==> flow/design.v <==
module box(
    input logic CLOCK_50, input logic reset_n,
    input logic rd_en, input logic wr_en,
    input logic [31:0] hex_value_index,  
    output logic [31:0] out  
);
    parameter WIDTH = 160, HEIGHT = 90, RESET = 99999;
    logic [7:0] x;
    logic [7:0] y;
    logic [2:0] rgb;
    logic [7:0] xMin, xMax, yMin, yMax;
    always@(posedge CLOCK_50) begin
        if(~reset_n || hex_value_index[23:0] == 99999) begin  
            x <= 0;
            y <= HEIGHT - 1;
            rgb <= 0;
            xMin = WIDTH-1;
            xMax = 0;
            yMin = HEIGHT-1;
            yMax = 0;
        end
        else if(wr_en == 1) begin
            if(rgb != 2) begin
                rgb <= rgb + 1;
            end
            else if(rgb == 2 && x != WIDTH - 1) begin
                rgb <= 0;
                x <= x + 1;
            end
            else if(rgb == 2 && x == WIDTH -1 && y != 0) begin
                rgb <= 0;
                x <= 0;
                y <= y - 1;
            end
            else if(y == 0) begin
                y <= y;
                x <= x;
                rgb <= rgb;
            end
            if(hex_value_index[31:24] < 245) begin  
                if(x < xMin) 
                begin
                    xMin <= x;
                end
                if(x > xMax)
                begin
                    xMax <= x;
                end
                if(y < yMin)
                begin
                    yMin <= y;
                end
                if(y > yMax)
                begin
                    yMax <= y;
                end
            end
        end
    end
    assign out = {xMin, xMax, yMin, yMax};  
endmodule
### Step by step through the tools: box

What the tools print for box, step after step.
Lines are those of the file above, counted from 1.
Cell names lack the library's common part.
A cell with n/a has no value.

| design | value |
|---|---|
| top module | box |
| clock port | CLOCK_50 |
| library | sky130hd |
| timing corner | tt_025C_1v80 |

### Elaborated design

Yosys after proc, flatten, opt, wreduce and memory -nomap, before mapping. Memory bits, and registers merged into a memory's read port (data or address), are not among the register bits. Print and check cells are not counted. Equal cells are merged and count once.

| bit counts | value |
|---|---|
| bits in registers | 51 |
| output and inout port bits | 32 |
| cells after elaboration | 42 |
| input bits | 36 |

| operators by class | value |
|---|---|
| $add $sub $neg | 3 |
| $lt $le $gt $ge | 5 |
| multiplexer cells | 5 |
| bitwise gates (word level) | 3 |
| eq/ne operators | 5 |
| reduce/logical cells | 14 |

Operators with widths:

| cell | number |
|---|---|
| equality test 24 x 17 -> 1 bit (second input constant) | 1 |
| > comparator 8 bit | 2 |
| < comparator 8 bit | 2 |
| 2-to-1 mux 8 bit | 2 |
| AND reduction 3 bit | 5 |
| 2-to-1 mux 3 bit | 3 |
| adder 8 x 1 -> 8 bit (second input constant) | 1 |
| subtractor 8 x 1 -> 8 bit (second input constant) | 1 |
| < comparator 8 bit (second input constant) | 1 |
| equality test 8 bit (second input constant) | 1 |
| inequality test 8 bit (second input constant) | 1 |
| nonzero test 8 bit | 1 |
| AND reduction 4 bit | 1 |
| logical AND 1 bit | 3 |
| NOT 1 bit | 3 |
| adder 3 x 1 -> 3 bit (second input constant) | 1 |
| equality test 3 x 2 -> 1 bit (second input constant) | 1 |
| inequality test 3 x 2 -> 1 bit (second input constant) | 1 |
| nonzero test 3 bit | 1 |
| AND reduction 2 bit | 1 |
| nonzero test 2 bit | 1 |
| logical OR 1 bit | 1 |

### Longest topological paths

Longest topological path by Yosys (ltp), each cell counted once; first at word level (registers and memories cut), then after technology mapping (sequential cells cut; the memories' decode and read muxes count).

| logic depth | value |
|---|---|
| word-level depth | 6 |
| ABC_AREA | 0 |
| mapped depth | 8 |
| depth with buffers taken out | 7 |

### Netlist

Yosys stat after the flow's synthesis: flattened, memories mapped to cells. It holds for the ABC_AREA given above (unset counts as 0); a run with the other value may have another netlist.

| mapped netlist | value |
|---|---|
| buffers | 14 |
| sequential area | 0.001021 sq mm |
| flip-flops | 51 |
| cell count | 366 |
| synthesis area | 0.0031505 sq mm |

Cells by type:

| cell type | number | total area (sq um) |
|---|---|---|
| dfxtp_1 | 51 | 1.02E+03 |
| ha_1 | 33 | 412.896 |
| mux2i_1 | 33 | 330.317 |
| nand2_1 | 51 | 191.434 |
| nor2_1 | 43 | 161.405 |
| inv_1 | 35 | 131.376 |
| nand4_1 | 14 | 87.584 |
| a21oi_1 | 15 | 75.072 |
| xnor2_1 | 6 | 52.55 |
| o21ai_0 | 8 | 40.038 |
| nor4_2 | 3 | 37.536 |
| xor2_1 | 4 | 35.034 |
| nand2b_1 | 5 | 31.28 |
| a21o_1 | 4 | 30.029 |
| nand4bb_4 | 1 | 27.526 |
| a311oi_4 | 1 | 26.275 |
| clkbuf_1 | 7 | 26.275 |
| nand3_1 | 5 | 25.024 |

Not listed: further types 31, cells in them 47.

### Timing after synthesis

Path of least setup slack by OpenSTA after synthesis, without wires, with an ideal clock, recovery checks aside; 20% of the period is set as input and as output delay. Where synthesis merged equal registers, the netlist keeps one of their names.

| path post-synthesis | value |
|---|---|
| path type | register to register |
| from | register y[0] |
| to | register y[3] |
| period | 2.25 ns |
| driving pins on the path | 9 |
| time at the first pin | 0.000 ns |
| data arrival time | 1.833 ns |
| path delay | 1.963 ns |
| slack | 0.287 ns |
| synthesis period reached | 1.963 ns |

"path delay" is the arrival time less input delay plus setup time.
"driving pins on the path": output pins that drive a net of the path, with the launching flip-flop's if there is one; two outputs of one cell count as two.
"synthesis period reached" is the clock period less the worst setup slack; recovery checks do not enter. This is arithmetic on one report: input and output delays are still those of the set period (20% each).
The rows between start and end are the longest chain of elaborated cells between them; the timing report does not say that the signal goes this way. Where chains are equally long, one stands for them.
Each line given opens the expression or statement behind the cell; cells for indexed reads and writes are added by Yosys, which also makes memories of some case tables.
A register here has more assigning lines than the two given.

| on the way, post-synthesis | value |
|---|---|
| cells stage by stage | dfxtp_1 inv_1 ha_1 nor3b_1 a2111o_1 buf_6 nor4_2 xnor2_1 nand2_1 |
| cells in the longest elaborated chain | 3 |
| elaborated cells on any way between the ends | 4 |
| RTL lines with such cells | 2 |

Ends and longest elaborated chain, post-synthesis:

| what | RTL line | source |
|---|---|---|
| from (decl) | 9 | `logic [7:0] y;` |
| from (assign) | 15 | `y <= HEIGHT - 1;` |
| from (assign) | 33 | `y <= y - 1;` |
| nonzero test 8 bit | 30 | `else if(rgb == 2 && x == WIDTH -1 && y != 0) begin` |
| logical AND 1 bit | 30 |  |
| AND reduction 4 bit | n/a |  |
| to (assign) | 33 |  |
| to (assign) | 36 | `y <= y;` |
| to (decl) | 9 |  |

### Path in the finished layout

From the final timing report of run 1: the path of least setup slack in the routed layout; clock arrival at registers is part of the times.

| path after layout | value |
|---|---|
| path type | register to register |
| from | register y[1] |
| to | register yMax[2] |
| time at the first pin | 0.31 ns |
| slack | -0.55 ns |
| data arrival time | 2.06 ns |
| driving pins on the path | 9 |
| period | 1.28 ns |

The rows between start and end are the longest chain of elaborated cells between them; the timing report does not say that the signal goes this way. Where chains are equally long, one stands for them.
A register here has more assigning lines than the two given.

| on the way, after layout | value |
|---|---|
| cells stage by stage | dfxtp_4 buf_12 ha_4 nand2b_4 a21oi_4 o21bai_4 a311oi_4 buf_12 mux2i_2 |
| cells in the longest elaborated chain | 2 |
| elaborated cells on any way between the ends | 2 |
| RTL lines with such cells | 1 |

Ends and longest elaborated chain, after layout:

| what | RTL line | source |
|---|---|---|
| from (decl) | 9 | `logic [7:0] y;` |
| from (assign) | 15 | `y <= HEIGHT - 1;` |
| from (assign) | 33 | `y <= y - 1;` |
| > comparator 8 bit | 53 | `if(y > yMax)` |
| AND reduction 3 bit | n/a |  |
| to (assign) | 20 | `yMax = 0;` |
| to (assign) | 55 | `yMax <= y;` |
| to (decl) | 11 | `logic [7:0] xMin, xMax, yMin, yMax;` |

--- measured runs ---
Stored flow runs of box (2 of them; Yosys, OpenROAD, sky130hd). They differ in their settings and are not a sequence. Constraints: input delay and output delay 20% of the set period each, output load 0.01 pF.
"period achieved" is the run's clock period less its worst setup slack. It is reckoned from that one timing run; input and output delays stay at 20% of the period that was set.
"time on the worst setup path" = time allowed to the worst setup path (clock period - input delay - output delay, where it has them) - its slack; a late launch clock adds to it, a late capture clock takes from it.
By "total power of the final layout" is meant OpenSTA's value without simulated activity: inputs other than the clock are taken to toggle once in ten clock periods, and the tool carries that through the logic.

#### Run 1

| setting | value |
|---|---|
| period_ns | `1.28` |
| CORE_UTILIZATION | `30` |
| SETUP_SLACK_MARGIN | `0.15` |
| PLACE_DENSITY_LB_ADDON | `0.14` |
| CORE_ASPECT_RATIO | `0.61` |
| CORE_MARGIN | `5` |
| CELL_PAD_IN_SITES_GLOBAL_PLACEMENT | `3` |
| CELL_PAD_IN_SITES_DETAIL_PLACEMENT | `1` |
| TNS_END_PERCENT | `60` |
| GPL_TIMING_DRIVEN | `1` |
| GPL_ROUTABILITY_DRIVEN | `0` |
| MIN_ROUTING_LAYER | `met2` |
| MAX_ROUTING_LAYER | `met4` |
| CAP_MARGIN | `20` |
| SLEW_MARGIN | `20` |

| result | value |
|---|---|
| chip area after synthesis (Yosys) | 0.0031505 sq mm |
| overall die area | 0.0127138 sq mm |
| standard-cell area after layout | 0.0060358 sq mm |
| utilization in the final report | 58.4 % |
| worst setup slack after layout | -0.550 ns |
| setup total negative slack | -22.150 ns |
| worst hold slack | 0.527 ns |
| total power of the final layout | 3,889 uW |
| period achieved | 1.830 ns |
| time on the worst setup path | 1.83 ns |
| critical path kind | register to register |

#### Run 2

| setting | value |
|---|---|
| period_ns | `1.26` |
| CORE_UTILIZATION | `20` |
| PLACE_DENSITY_LB_ADDON | `0.29` |
| CORE_MARGIN | `4` |
| TNS_END_PERCENT | `50` |
| GPL_TIMING_DRIVEN | `1` |
| CTS_CLUSTER_DIAMETER | `70` |
| MAX_ROUTING_LAYER | `met4` |
| CAP_MARGIN | `20` |
| SLEW_MARGIN | `20` |

| result | value |
|---|---|
| chip area after synthesis (Yosys) | 0.0031505 sq mm |
| overall die area | 0.0178249 sq mm |
| standard-cell area after layout | 0.0057493 sq mm |
| utilization in the final report | 37.5 % |
| worst setup slack after layout | -0.549 ns |
| setup total negative slack | -19.715 ns |
| worst hold slack | 0.531 ns |
| total power of the final layout | 4,015 uW |
| period achieved | 1.809 ns |
| time on the worst setup path | 1.81 ns |
| critical path kind | register to register |
--- end ---
